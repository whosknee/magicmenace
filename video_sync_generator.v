==> flow/design.v <==
module video_sync_generator(reset,
                            vga_clk,
                            blank_n,
                            HS,
                            VS);
input reset;
input vga_clk;
output reg blank_n;
output reg HS;
output reg VS;
parameter hori_line  = 800;                           
parameter hori_back  = 144;
parameter hori_front = 16;
parameter vert_line  = 525;
parameter vert_back  = 34;
parameter vert_front = 11;
parameter H_sync_cycle = 96;
parameter V_sync_cycle = 2;
reg [10:0] h_cnt;
reg [9:0]  v_cnt;
wire cHD,cVD,cDEN,hori_valid,vert_valid;
always@(negedge vga_clk,posedge reset)
begin
  if (reset)
  begin
     h_cnt<=11'd0;
     v_cnt<=10'd0;
  end
    else
    begin
      if (h_cnt==hori_line-1)
      begin 
         h_cnt<=11'd0;
         if (v_cnt==vert_line-1)
            v_cnt<=10'd0;
         else
            v_cnt<=v_cnt+1;
      end
      else
         h_cnt<=h_cnt+1;
    end
end
assign cHD = (h_cnt<H_sync_cycle)?1'b0:1'b1;
assign cVD = (v_cnt<V_sync_cycle)?1'b0:1'b1;
assign hori_valid = (h_cnt<(hori_line-hori_front)&& h_cnt>=hori_back)?1'b1:1'b0;
assign vert_valid = (v_cnt<(vert_line-vert_front)&& v_cnt>=vert_back)?1'b1:1'b0;
assign cDEN = hori_valid && vert_valid;
always@(negedge vga_clk)
begin
  HS<=cHD;
  VS<=cVD;
  blank_n<=cDEN;
end
endmodule
From RTL to reports: video_sync_generator
What the tools print for video_sync_generator, step after step.
Lines are those of the file above, counted from 1.
Operators carry their Yosys type and port widths (W data, S select, Z words).
Library cell names are shortened.
The mark n/a stands for no value.

design
  top = video_sync_generator
  clock input = vga_clk
  standard-cell library = sky130hd
  timing corner = tt_025C_1v80

Word level
Source: Yosys, flattened and elaborated, memories not mapped. Widths are those after wreduce; folded enables and synchronous resets count as part of the registers. Registers that Yosys merges into a memory's read port (data or address) are not register bits. Print and check cells do not count. Equal cells are merged and count once.

bit counts
  flip-flop bits (word level) = 24
  latch bits = 0
  bits in writable memories = 0
  bits in read-only memories = 0
  clocked read ports x word width = 0
  memories = 0
  bits of input ports = 2
  output and inout port bits = 3

operators by class
  add/subtract/negate cells = 2
  multiply operators = 0
  divide/modulo/power cells = 0
  order comparisons = 6
  equal/unequal tests = 2
  shifts and indexed selects = 0
  multiplexer cells = 6
  bitwise operators = 0
  reductions and logical operators = 3

operators with widths
  cell                     count
  $add A11 B1 Y11 const B  1
  $lt A11 B10 Y1 const B   1
  $eq A11 B10 Y1 const B   1
  $lt A11 B7 Y1 const B    1
  $ge A11 B8 Y1 const B    1
  $mux W11                 1
  $add A10 B1 Y10 const B  1
  $lt A10 B10 Y1 const B   1
  $eq A10 B10 Y1 const B   1
  $lt A10 B2 Y1 const B    1
  $ge A10 B6 Y1 const B    1
  $mux W10                 1
  $mux W1                  4
  $logic_and A1 B1 Y1      3

Depth
Yosys ltp: most cells in a row. Word level: on the elaborated netlist, between registers, memories and ports. Mapped: between sequential cells and ports; inverters and the memories' decode and read muxes count.

logic depth
  depth in word-level cells = 4
  ABC_AREA = 0
  mapped depth = 6

Netlist
Yosys stat after the flow's synthesis: flattened, memories mapped to cells. It holds for the ABC_AREA given above (unset counts as 0); a run with the other value may have another netlist.
The area totals of this step are shown rounded.

cell types
  type     count  area in all (µm²)
  dfrtn_1  21     525.504
  xnor2_1  7      61.309
  dfxtp_1  3      60.058
  nand3_1  9      45.043
  xor2_1   5      43.792
  nor4_4   2      42.541
  ha_1     3      37.536
  and4_1   4      35.034
  and3_1   5      31.28
  nand2_1  8      30.029
  nor2_1   6      22.522
  or4_4    2      22.522
  inv_1    5      18.768
  nor3b_4  1      18.768
  a22o_1   2      17.517
  nor3_1   3      15.014
  o21ai_0  3      15.014
  o21ai_1  3      15.014

Not listed: further types 20, cells in them 27.

mapped netlist
  standard cells after synthesis = 119
  cell area after synthesis = 1250 µm²
  mapped flip-flops = 24
  buffer cells = 5

Lab notebook: video_sync_generator

Settings and measured results of 2 stored flow runs for module video_sync_generator (sky130hd), not sorted in any way. The constraints put input and output delay at 20% of the set period each and load the outputs with 0.01 pF.
"power": no workload was simulated; the value follows from the tool's default switching activity.
Measured values are rounded.

Run 1
==> flow/run.sh <==
#!/bin/bash
# the make line also repeats the synthesis and layout settings of config.mk as NAME=value (left out here)
make -C /OpenROAD-flow-scripts/flow DESIGN_CONFIG=/design/flow/config.mk WORK_HOME=/design/flow/orfs CLKGATE_MAP_FILE= finish
==> flow/config.mk <==
export PLATFORM = sky130hd
export DESIGN_NAME = video_sync_generator
export DESIGN_NICKNAME = video_sync_generator
export VERILOG_FILES = /design/flow/design.v
export SDC_FILE = /design/flow/constraint.sdc
export NUM_CORES = 4
export LEC_CHECK = 0
export CAP_MARGIN = 20
export CORE_MARGIN = 7
export CORE_UTILIZATION = 25
export CTS_CLUSTER_SIZE = 29
export MIN_ROUTING_LAYER = met2
export PLACE_DENSITY = 0.7
export SETUP_SLACK_MARGIN = 0.12
export SLEW_MARGIN = 20
==> flow/constraint.sdc <==
create_clock -name core_clock -period 2.19 [get_ports {vga_clk}]
set_input_delay 0.4380 -clock core_clock [delete_from_list [all_inputs] [get_ports {vga_clk}]]
set_output_delay 0.4380 -clock core_clock [all_outputs]
set_load 0.01 [all_outputs]

==> results of run 1 <==
chip area after synthesis (Yosys): 1250 µm²
die area: 7180 µm²
standard-cell area of the final layout: 1420 µm²
utilization: 29.8%
worst setup slack after layout: -0.089 ns
total negative slack: -0.254 ns
worst hold slack: 0.403 ns
power: 751 µW

Run 2
==> flow/run.sh <==
#!/bin/bash
# the make line also repeats the synthesis and layout settings of config.mk as NAME=value (left out here)
make -C /OpenROAD-flow-scripts/flow DESIGN_CONFIG=/design/flow/config.mk WORK_HOME=/design/flow/orfs CLKGATE_MAP_FILE= finish
==> flow/config.mk <==
export PLATFORM = sky130hd
export DESIGN_NAME = video_sync_generator
export DESIGN_NICKNAME = video_sync_generator
export VERILOG_FILES = /design/flow/design.v
export SDC_FILE = /design/flow/constraint.sdc
export NUM_CORES = 4
export LEC_CHECK = 0
export CAP_MARGIN = 20
export CORE_MARGIN = 2
export CORE_UTILIZATION = 40
export SLEW_MARGIN = 20
==> flow/constraint.sdc <==
create_clock -name core_clock -period 1.49 [get_ports {vga_clk}]
set_input_delay 0.2980 -clock core_clock [delete_from_list [all_inputs] [get_ports {vga_clk}]]
set_output_delay 0.2980 -clock core_clock [all_outputs]
set_load 0.01 [all_outputs]

==> results of run 2 <==
chip area after synthesis (Yosys): 1250 µm²
die area: 3590 µm²
standard-cell area of the final layout: 1690 µm²
utilization: 56.4%
worst setup slack after layout: -0.334 ns
total negative slack: -2.54 ns
worst hold slack: 0.518 ns
power: 998 µW
